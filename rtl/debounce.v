==> flow/design.v <==
module debounce
#(
    parameter COUNTER_TICKS = 675_000  
)
(
    input wire clk,
    input wire d,
    output reg q,
    output reg q_fall
);
    initial begin q = 0; q_fall = 0; end
    wire d_sync;
    sync sync(clk, d, d_sync);
    localparam COUNTER_BITS = $clog2(COUNTER_TICKS);
    reg [COUNTER_BITS-1:0] counter = 0;
    always @(posedge clk) begin
        counter <= 0;
        q_fall <= 0;
        if (counter == COUNTER_TICKS) begin
            q <= d_sync;
            q_fall <= q & ~d_sync;
        end else if (q != d_sync) counter <= counter + 1'b1;
    end
endmodule
module sync(
    input wire clk,
    input wire d,
    output reg q);
    reg d_pipe;
    always @(posedge clk)
        {q, d_pipe} <= {d_pipe, d};
endmodule
## Step by step through the tools: debounce

What the tools print for debounce, step after step.
Line numbers count from 1 in the design file above.
Operators: Yosys type, input widths -> output width; for muxes data width and select width s.
Library cell names are shortened.
The mark -- stands for no value.

| inputs | value |
|---|---|
| top | debounce |
| clock input | clk |
| library | sky130hd |
| library corner | tt_025C_1v80 |

## Word level

Yosys after proc, flatten, opt, wreduce and memory -nomap, before mapping. Enables and synchronous resets that opt folds into registers are not counted as muxes. Memory bits, and registers merged into a memory's read port (data or address), are not among the register bits. Print and check cells are not counted. Equal cells are merged and count once.

| bit counts | value |
|---|---|
| elaborated cells | 12 |
| bits in writable memories | 0 |
| bits in registers | 24 |
| memories | 0 |
| clocked read ports x word width | 0 |
| latch bits | 0 |
| ROM bits | 0 |

| operators by class | value |
|---|---|
| shift operators | 0 |
| order comparisons | 0 |
| equality and inequality tests | 2 |
| divide/modulo/power cells | 0 |
| bitwise logic cells | 3 |
| $mul | 0 |
| mux-type cells | 0 |
| reductions and logical operators | 1 |
| $add $sub $neg | 1 |

Operator list:

| operator | count |
|---|---|
| $add 20x1->20 const B | 1 |
| $eq 20x20->1 const B | 1 |
| $not 1->1 | 2 |
| $reduce_or 2->1 | 1 |
| $ne 1x1->1 | 1 |
| $and 1x1->1 | 1 |

## Logic depth

Depth = most cells in a row (Yosys ltp): at word level without a register or memory, in the mapped netlist without a sequential cell, where the memories' decode and read muxes count.

| logic depth | value |
|---|---|
| word-level depth | 3 |
| ABC_AREA | 0 |
| mapped depth | 7 |

## Netlist

Source: synth_stat.txt of the flow (Yosys; design flattened, memories mapped). It holds for the ABC_AREA given above (unset counts as 0); a run with the other value may have another netlist.
The area totals of this step are shown rounded.

Cells by type:

| cell type | count | area in all (um^2) |
|---|---|---|
| dfxtp_1 | 23 | 460.442 |
| xnor2_1 | 13 | 113.859 |
| nor2_1 | 25 | 93.84 |
| nand3_1 | 8 | 40.038 |
| ha_1 | 3 | 37.536 |
| nor4_1 | 6 | 37.536 |
| nand4_1 | 5 | 31.28 |
| edfxtp_1 | 1 | 30.029 |
| nor3_1 | 5 | 25.024 |
| inv_1 | 6 | 22.522 |
| nor4_4 | 1 | 21.27 |
| mux2i_1 | 2 | 20.019 |
| o21bai_4 | 1 | 18.768 |
| xor2_1 | 2 | 17.517 |
| nand2_1 | 4 | 15.014 |
| and3_1 | 2 | 12.512 |
| buf_6 | 1 | 11.261 |
| nand4bb_1 | 1 | 11.261 |

Other cell types: 5; their cells: 6.

| synthesis totals | value |
|---|---|
| flip-flops | 24 |
| sequential part of the area | 490.5 um^2 |
| synthesis area | 1062 um^2 |
| cell count | 115 |

By module: a second synthesis without flattening, with its own total; a netlist apart from the flattened one above.

| unflattened totals | value |
|---|---|
| cells (unflattened synthesis) | 114 |
| area total of the unflattened synthesis | 1066 um^2 |

Rows give one instance, submodules left out.

By module:

| module | seq. area (um^2) | times used | cells | area (um^2) |
|---|---|---|---|---|
| debounce | 450.4 | 1 | 112 | 1026 |
| sync | 40.0 | 1 | 2 | 40.0 |

## Path before layout

Source: OpenSTA report_checks on the synthesized netlist (no wires, ideal clock, input and output delay 20% of the period each), path of least setup slack; recovery checks are left aside. Register names are those of the netlist, which keeps one name where synthesis merged equal registers.

| timing path post-synthesis | value |
|---|---|
| path kind | reg-to-reg |
| from | register counter[16] |
| to | register q |
| delay of the path | 1728 ps |
| required time | 1632 ps |
| slack | 222 ps |
| setup time | 318 ps |
| stages on the path | 4 |
| arrival time | 1410 ps |
| period | 1950 ps |
| launch time at the first pin | 0 ps |
| synthesis period reached | 1728 ps |

"delay of the path" is the arrival time less input delay plus setup time.
"stages on the path" counts driving pins, that of a launching flip-flop among them; a cell with two outputs on the path counts twice.
"synthesis period reached" is the clock period less the worst setup slack; recovery checks do not enter. This is arithmetic on one report: input and output delays are still those of the set period (20% each).
The rows between start and end are the longest chain of elaborated cells between them; the timing report does not say that the signal goes this way. Where chains are equally long, one stands for them.
Each line given opens the expression or statement behind the cell; cells for indexed reads and writes are added by Yosys, which also makes memories of some case tables.

| on the way, post-synthesis | value |
|---|---|
| path through | dfxtp_1 > or3_1 > or4_4 > nor2_1 |
| length of the longest elaborated chain | 1 |
| elaborated cells between the ends (all ways) | 1 |
| RTL lines with such cells | 1 |

RTL lines, path post-synthesis:

| what | line | text |
|---|---|---|
| start, declared | 15 | `reg [COUNTER_BITS-1:0] counter = 0;` |
| start, assigned | 17 | `counter <= 0;` |
| start, assigned | 22 | `end else if (q != d_sync) counter <= counter + 1'b1;` |
| $eq 20x20->1 | 19 | `if (counter == COUNTER_TICKS) begin` |
| end, assigned | 20 | `q <= d_sync;` |
| end, declared | 8 | `output reg q,` |

## Path in the finished layout

From the final timing report of stored run 1: the path of least setup slack in the routed layout; clock arrival at registers is part of the times.
The path's times are printed in steps of 10 ps; the period is the one set.

| timing path after layout | value |
|---|---|
| path kind | reg-to-reg |
| from | register counter[4] |
| to | register counter[14] |
| arrival time | 2110 ps |
| period | 2200 ps |
| launch time at the first pin | 260 ps |
| setup time | 100 ps |
| slack | 250 ps |
| stages on the path | 6 |
| required time | 2360 ps |

The rows between start and end are the longest chain of elaborated cells between them; the timing report does not say that the signal goes this way. Where chains are equally long, one stands for them.

| on the way, after layout | value |
|---|---|
| path through | dfxtp_1 > nand4_1 > or4_4 > o21bai_4 > buf_6 > nor2_1 |
| length of the longest elaborated chain | 2 |
| elaborated cells between the ends (all ways) | 3 |
| RTL lines with such cells | 2 |

RTL lines, path after layout:

| what | line | text |
|---|---|---|
| start, declared | 15 | `reg [COUNTER_BITS-1:0] counter = 0;` |
| start, assigned | 17 | `counter <= 0;` |
| start, assigned | 22 | `end else if (q != d_sync) counter <= counter + 1'b1;` |
| $eq 20x20->1 | 19 | `if (counter == COUNTER_TICKS) begin` |
| $reduce_or 2->1 | -- |  |
| end, assigned | 17 |  |
| end, assigned | 22 |  |
| end, declared | 15 |  |

FLOW RESULTS
============

Measured results for debounce: 2 stored runs of the Yosys and OpenROAD flow on sky130hd. The settings differ; the order carries no meaning. The constraints put input and output delay at 20% of the set period each and load the outputs with 0.01 pF.
"clock period achieved": clock period set for the run, less the worst setup slack. It is reckoned from that one timing run; input and output delays stay at 20% of the period that was set.
By "power" is meant OpenSTA's value without simulated activity: inputs other than the clock are taken to toggle once in ten clock periods, and the tool carries that through the logic.
Measured values are rounded.
Among the settings, . means not set for that run.

| run | period_ns | CORE_UTILIZATION | PLACE_DENSITY_LB_ADDON | CORE_ASPECT_RATIO | CELL_PAD_IN_SITES_DETAIL_PLACEMENT | TNS_END_PERCENT | ABC_AREA | GPL_TIMING_DRIVEN | GPL_ROUTABILITY_DRIVEN | CTS_CLUSTER_SIZE | CTS_CLUSTER_DIAMETER | CAP_MARGIN | CORE_MARGIN | SLEW_MARGIN | SETUP_SLACK_MARGIN | MIN_ROUTING_LAYER | MAX_ROUTING_LAYER | area of the synthesized netlist (um^2) | total die area (um^2) | standard-cell area of the final layout (um^2) | worst setup slack after layout (ps) | setup TNS (ps) | worst hold slack (ps) | power (µW) | clock period achieved (ps) |
|---|---|---|---|---|---|---|---|---|---|---|---|---|---|---|---|---|---|---|---|---|---|---|---|---|---|
| stored run 1 | 2.2 | 34 | 0.02 | 0.56 | 1 | 100 | 0 | 0 | 0 | 82 | 283 | 40 | 2 | 20 | . | . | . | 1062 | 3607 | 1190 | 252 | 0 | 333 | 737.7 | 1948 |
| stored run 2 | 3.56 | 72 | 0.27 | . | 0 | . | 0 | . | . | 57 | 229 | 15 | 5 | 20 | 0.02 | met1 | met5 | 1062 | 2344 | 1147 | 1582 | 0 | 352 | 460.2 | 1978 |
